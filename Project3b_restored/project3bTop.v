==> flow/design.v <==
module buttonpressed(clock, reset, button_in, pulse_out);
	input        clock;			 
	input	       reset;			 
	input        button_in;		 
	output       pulse_out;		 
	reg          pulse_out;
	reg    [1:0] state;			 
	reg    [1:0] next_state;	 
	parameter [1:0] BUTTON_FREE = 2'b00, BUTTON_PRESSED = 2'b01, BUTTON_RELEASED = 2'b10;
	always@(posedge clock or negedge reset) begin
		if(reset == 1'b0)
			state <= BUTTON_FREE;
		else
			state <= next_state;
	end
	always@(state or button_in) begin
		next_state = state;
		case(state)
			BUTTON_FREE: begin
				if(button_in == 1'b0)
					next_state = BUTTON_PRESSED;
			end
			BUTTON_PRESSED: begin
				if(button_in == 1'b1)
					next_state = BUTTON_RELEASED;
			end
			BUTTON_RELEASED: next_state = BUTTON_FREE;
			default: next_state = 2'bxx;
		endcase
	end
	always@(state) begin
		pulse_out = 1'b0;			
		case(state)
			BUTTON_FREE:		pulse_out = 1'b0;
			BUTTON_PRESSED:	pulse_out = 1'b0;
			BUTTON_RELEASED:	pulse_out = 1'b1;
			default:				pulse_out = 1'bx;	
		endcase
	end
endmodule
module fsm16bit(clock,     reset, enable, check,  mode, direction,   value, count);
	input         clock, reset;
	input         enable, check, mode, direction;
	input   [3:0] value;
	output [15:0] count;
	reg    [15:0] counter_state;
	always @(posedge clock or negedge reset) begin
		if(reset == 1'b0)
			counter_state <= 16'b0;
		else if(enable) begin
			if (check)
				counter_state <= 16'h1382;  
			else begin
				if (mode)  
					counter_state <= (direction) ? counter_state - {12'h000, value} :
															 counter_state + {12'h000, value} ;
				else  
					counter_state <= (direction) ? counter_state >> 1 :
															 counter_state << 1 ;
			end
		end
	end
	assign count = counter_state; 
endmodule
module project3bTop(CLOCK_50, SW, KEY, HEX3, HEX2, HEX1, HEX0);
   input         CLOCK_50;						 
	input   [6:0] SW;								 
	input   [1:0] KEY;							 
	output  [6:0] HEX3, HEX2, HEX1, HEX0;	 
   wire          enable;						 
   wire   [15:0] hexDigits;					 
	buttonpressed U1(CLOCK_50, KEY[1], KEY[0], enable);
	fsm16bit      U2(CLOCK_50, KEY[1], enable, SW[6], SW[5], SW[4], SW[3:0], hexDigits); 
	seven_segment_display_driver_cgrundey D1(hexDigits[15:12], HEX3);
	seven_segment_display_driver_cgrundey D2(hexDigits[11:8], HEX2);
	seven_segment_display_driver_cgrundey D3(hexDigits[7:4], HEX1);
	seven_segment_display_driver_cgrundey D4(hexDigits[3:0], HEX0);
endmodule
module seven_segment_display_driver_cgrundey(hex_digit, hex_display);
	input [3:0] hex_digit;
	output [6:0] hex_display;
	assign hex_display = (hex_digit == 4'h0) ? (7'b1000000) :
								(hex_digit == 4'h1) ? (7'b1111001) :
								(hex_digit == 4'h2) ? (7'b0100100) :
								(hex_digit == 4'h3) ? (7'b0110000) :
								(hex_digit == 4'h4) ? (7'b0011001) :
								(hex_digit == 4'h5) ? (7'b0010010) :
								(hex_digit == 4'h6) ? (7'b0000010) :
								(hex_digit == 4'h7) ? (7'b1111000) :
								(hex_digit == 4'h8) ? (7'b0000000) :
								(hex_digit == 4'h9) ? (7'b0011000) :
								(hex_digit == 4'hA) ? (7'b0001000) :
								(hex_digit == 4'hB) ? (7'b0000011) :
								(hex_digit == 4'hC) ? (7'b1000110) :
								(hex_digit == 4'hD) ? (7'b0100001) :
								(hex_digit == 4'hE) ? (7'b0000110) :
								(hex_digit == 4'hF) ? (7'b0001110) : (7'bxxxxxxx);
endmodule 
Step by step through the tools: project3bTop
The steps from the RTL of project3bTop to its reports follow in flow order.
Line numbers count from 1 in the design file above.
A cell with -- has no value.
- top module: project3bTop
- clock input: CLOCK_50
- cell library: sky130hd
- corner: tt_025C_1v80

After elaboration
Counts by Yosys on the flattened word-level netlist (proc, flatten, opt, wreduce; memories kept). Register bits leave out memories and registers merged into their read ports (data or address). Print and check cells are left out. Cells with the same type and inputs are merged into one.
- bits in registers at 18
- bits of input ports at 10
- output and inout port bits: 28
- noted add/subtract/negate cells: 2
- equal/unequal tests at 64
- muxes and demuxes: 72
- reductions and logical operators at 7
- operator list (cell ; number):
    2-to-1 mux 7 bit ; 64
    equality test 4 bit (second input constant) ; 32
    equality test 4 x 3 -> 1 bit (second input constant) ; 16
    2-to-1 mux 16 bit ; 4
    equality test 4 x 2 -> 1 bit (second input constant) ; 8
    adder 16 x 4 -> 16 bit ; 1
    subtractor 16 x 4 -> 16 bit ; 1
    equality test 4 x 1 -> 1 bit (second input constant) ; 4
    zero test 4 bit ; 4
    case mux 2 bit (select 3 bit) ; 1
    inequality test 2 bit (second input constant) ; 2
    2-to-1 mux 2 bit ; 2
    equality test 2 x 1 -> 1 bit (second input constant) ; 1
    equality test 2 bit (second input constant) ; 1
    zero test 2 bit ; 1
    AND reduction 2 bit ; 1
    OR reduction 2 bit ; 1
    case mux 1 bit (select 2 bit) ; 1

Logic depth
Yosys ltp: most cells in a row. Word level: on the elaborated netlist, between registers, memories and ports. Mapped: between sequential cells and ports; inverters and the memories' decode and read muxes count.
- depth in word-level cells at 17
- ABC_AREA: 1
- mapped depth: 17
- mapped depth without buffers at 17

Mapped cells and area
Source: synth_stat.txt of the flow (Yosys; design flattened, memories mapped). It holds for the ABC_AREA given above (unset counts as 0); a run with the other value may have another netlist.
- cell types (type ; number ; total area (µm²)):
    sky130_fd_sc_hd__nand2_1 ; 131 ; 491.722
    sky130_fd_sc_hd__dfrtp_1 ; 18 ; 450.432
    sky130_fd_sc_hd__inv_1 ; 74 ; 277.766
    sky130_fd_sc_hd__a21oi_1 ; 45 ; 225.216
    sky130_fd_sc_hd__ha_1 ; 17 ; 212.704
    sky130_fd_sc_hd__o21ai_0 ; 37 ; 185.178
    sky130_fd_sc_hd__nor2_1 ; 34 ; 127.622
    sky130_fd_sc_hd__nand3_1 ; 24 ; 120.115
    sky130_fd_sc_hd__nand2_2 ; 10 ; 62.56
    sky130_fd_sc_hd__nor2_4 ; 4 ; 45.043
    sky130_fd_sc_hd__inv_2 ; 11 ; 41.29
    sky130_fd_sc_hd__buf_2 ; 8 ; 40.038
    sky130_fd_sc_hd__nor3_1 ; 7 ; 35.034
    sky130_fd_sc_hd__nor2_2 ; 5 ; 31.28
    sky130_fd_sc_hd__dfstp_2 ; 1 ; 26.275
    sky130_fd_sc_hd__a22oi_1 ; 3 ; 22.522
    sky130_fd_sc_hd__o211ai_1 ; 3 ; 22.522
    sky130_fd_sc_hd__o21bai_1 ; 3 ; 22.522
Other cell types: 21; their cells: 41.
- noted mapped cells: 476
- noted chip area (Yosys): 2722.6 µm²
- noted sequential part of the area: 476.7 µm²
- flip-flops: 19
- buffer cells at 15

Path before layout
OpenSTA on the mapped netlist: ideal clock, no wires. The path of least setup slack (recovery checks aside). Input and output delay are each 20% of the period. Register names are those of the netlist, which keeps one name where synthesis merged equal registers.
- path type: in2reg
- start point: input port SW[4]
- end point: register U2.counter_state[15]
- noted period: 3830 ps
- input delay at 766 ps
- library setup time: 116 ps
- noted time at the first pin: 766 ps
- noted arrival time: 2449 ps
- data required time at 3714 ps
- path slack: 1265 ps
- delay of the path at 1799 ps
- noted driving pins on the path: 14
- buffers on the path at 1
- noted synthesis period reached: 2565 ps
"delay of the path" = arrival - input delay + setup time.
"driving pins on the path": output pins that drive a net of the path, with the launching flip-flop's if there is one; two outputs of one cell count as two.
"synthesis period reached" = period - worst setup slack (recovery checks aside). The figure is calculated, with input and output delays left at 20% of the set period.
The rows between start and end are the longest chain of elaborated cells between them; the timing report does not say that the signal goes this way. Where chains are equally long, one stands for them.
A line is the first line of the expression or statement that the cell stems from. Yosys adds cells for indexed reads and writes and turns some case tables into memories.
A register here has more assigning lines than the two given.
- path through: sky130_fd_sc_hd__clkbuf_1 > sky130_fd_sc_hd__a21oi_1 > sky130_fd_sc_hd__a21oi_1 > sky130_fd_sc_hd__ha_1 > sky130_fd_sc_hd__nand2_2 > sky130_fd_sc_hd__inv_1 > sky130_fd_sc_hd__a21oi_2 > sky130_fd_sc_hd__nand2_2 > sky130_fd_sc_hd__nand2_1 > sky130_fd_sc_hd__nand2_1 > sky130_fd_sc_hd__nand2_1 > sky130_fd_sc_hd__nand3_1 > sky130_fd_sc_hd__nand2_1 > sky130_fd_sc_hd__nand2_1
- length of the longest elaborated chain: 3
- elaborated cells between the ends (all ways): 4
- source lines of those cells at 4
- RTL lines, path after synthesis (what ; RTL line ; RTL):
    start, declared ; 67 ; input [6:0] SW;
    2-to-1 mux 16 bit ; 58 ; counter_state <= (direction) ? counter_state >> 1 :
    2-to-1 mux 16 bit ; 54 ; if (mode)
    2-to-1 mux 16 bit ; 51 ; if (check)
    end, assigned ; 55 ; counter_state <= (direction) ? counter_state - {12'h000, value} :
    end, assigned ; 58 ;
    end, declared ; 46 ; reg [15:0] counter_state;

Path in the finished layout
From the final timing report of run 1: the path of least setup slack in the routed layout; clock arrival at registers is part of the times.
The report prints the path's times to 10 ps; the period is as set.
- path type: in2reg
- start point: input port SW[0]
- end point: register U2.counter_state[15]
- noted period: 3140 ps
- input delay at 630 ps
- library setup time: 110 ps
- noted time at the first pin: 630 ps
- noted arrival time: 2430 ps
- data required time at 3290 ps
- path slack: 860 ps
- noted driving pins on the path: 17
- buffers on the path at 3
The rows between start and end are the longest chain of elaborated cells between them; the timing report does not say that the signal goes this way. Where chains are equally long, one stands for them.
A register here has more assigning lines than the two given.
- path through: sky130_fd_sc_hd__buf_8 > sky130_fd_sc_hd__inv_4 > sky130_fd_sc_hd__ha_4 > sky130_fd_sc_hd__a21oi_4 > sky130_fd_sc_hd__a21oi_4 > sky130_fd_sc_hd__buf_12 > sky130_fd_sc_hd__ha_4 > sky130_fd_sc_hd__nand2_4 > sky130_fd_sc_hd__inv_2 > sky130_fd_sc_hd__buf_6 > sky130_fd_sc_hd__nand2_4 > sky130_fd_sc_hd__nor3_4 > sky130_fd_sc_hd__nand2_4 > sky130_fd_sc_hd__nand3_2 > sky130_fd_sc_hd__nand3_2 > sky130_fd_sc_hd__nand2_1 > sky130_fd_sc_hd__nand2_1
- length of the longest elaborated chain: 4
- elaborated cells between the ends (all ways): 5
- source lines of those cells at 4
- RTL lines, path after layout (what ; RTL line ; RTL):
    start, declared ; 67 ; input [6:0] SW;
    adder 16 x 4 -> 16 bit ; 56 ; counter_state + {12'h000, value} ;
    2-to-1 mux 16 bit ; 55 ; counter_state <= (direction) ? counter_state - {12'h000, value} :
    2-to-1 mux 16 bit ; 54 ; if (mode)
    2-to-1 mux 16 bit ; 51 ; if (check)
    end, assigned ; 55 ;
    end, assigned ; 58 ; counter_state <= (direction) ? counter_state >> 1 :
    end, declared ; 46 ; reg [15:0] counter_state;

Data sheet: physical implementation of project3bTop

Design project3bTop on sky130hd. What follows are 2 stored runs of the flow, each under its own settings; their order means nothing. The constraints put input and output delay at 20% of the set period each and load the outputs with 0.01 pF.
By "clock period reached" is meant the clock period of the run minus its worst setup slack. This is arithmetic on one report: input and output delays are still those of the set period (20% each).
"critical setup path time" means the part of the period allowed to the worst setup path (the constraints hold back 20% at inputs and 20% at outputs) less its slack; where the path has registers, the arrival times of their clocks count too.
"power" is the tool's figure for a default switching activity; nothing was simulated.
"critical setup path time" is known to 10 ps.

Run 1

==> flow/run.sh <==
#!/bin/bash
# the make line also repeats the synthesis and layout settings of config.mk as NAME=value (left out here)
make -C /OpenROAD-flow-scripts/flow DESIGN_CONFIG=/design/flow/config.mk WORK_HOME=/design/flow/orfs CLKGATE_MAP_FILE= finish
==> flow/config.mk <==
export PLATFORM = sky130hd
export DESIGN_NAME = project3bTop
export DESIGN_NICKNAME = project3bTop
export VERILOG_FILES = /design/flow/design.v
export SDC_FILE = /design/flow/constraint.sdc
export NUM_CORES = 4
export LEC_CHECK = 0
export ABC_AREA = 1
export CAP_MARGIN = 15
export CELL_PAD_IN_SITES_DETAIL_PLACEMENT = 1
export CORE_ASPECT_RATIO = 1.67
export CORE_MARGIN = 5
export CORE_UTILIZATION = 22
export CTS_CLUSTER_DIAMETER = 110
export CTS_CLUSTER_SIZE = 52
export MAX_ROUTING_LAYER = met5
export PLACE_DENSITY_LB_ADDON = 0.01
export SETUP_SLACK_MARGIN = 0.88
export SLEW_MARGIN = 20
export TNS_END_PERCENT = 65
==> flow/constraint.sdc <==
create_clock -name core_clock -period 3.14 [get_ports {CLOCK_50}]
set_input_delay 0.6280 -clock core_clock [delete_from_list [all_inputs] [get_ports {CLOCK_50}]]
set_output_delay 0.6280 -clock core_clock [all_outputs]
set_load 0.01 [all_outputs]

Measured in run 1:
- smallest setup slack: 864 ps
- standard-cell area after layout at 4678.2 µm²
- total negative slack at 0 ps
- chip area in the Yosys report at 2722.6 µm²
- noted the overall die area: 14774.0 µm²
- clock period reached at 2276 ps
- utilization at 38.5%
- noted the power: 0.003571 W
- noted the critical setup path time: 1650 ps
- critical path type: in2reg
- worst hold slack: 469 ps

Run 2

==> flow/run.sh <==
#!/bin/bash
# the make line also repeats the synthesis and layout settings of config.mk as NAME=value (left out here)
make -C /OpenROAD-flow-scripts/flow DESIGN_CONFIG=/design/flow/config.mk WORK_HOME=/design/flow/orfs CLKGATE_MAP_FILE= finish
==> flow/config.mk <==
export PLATFORM = sky130hd
export DESIGN_NAME = project3bTop
export DESIGN_NICKNAME = project3bTop
export VERILOG_FILES = /design/flow/design.v
export SDC_FILE = /design/flow/constraint.sdc
export NUM_CORES = 4
export LEC_CHECK = 0
export CAP_MARGIN = 20
export CELL_PAD_IN_SITES_GLOBAL_PLACEMENT = 0
export CORE_ASPECT_RATIO = 1.18
export CORE_MARGIN = 2
export CORE_UTILIZATION = 71
export GPL_ROUTABILITY_DRIVEN = 0
export MAX_ROUTING_LAYER = met4
export PLACE_DENSITY_LB_ADDON = 0.02
export SETUP_SLACK_MARGIN = 0.35
export SLEW_MARGIN = 20
==> flow/constraint.sdc <==
create_clock -name core_clock -period 3.55 [get_ports {CLOCK_50}]
set_input_delay 0.7100 -clock core_clock [delete_from_list [all_inputs] [get_ports {CLOCK_50}]]
set_output_delay 0.7100 -clock core_clock [all_outputs]
set_load 0.01 [all_outputs]

Run 2: did not finish, routing stopped with GRT-0232.
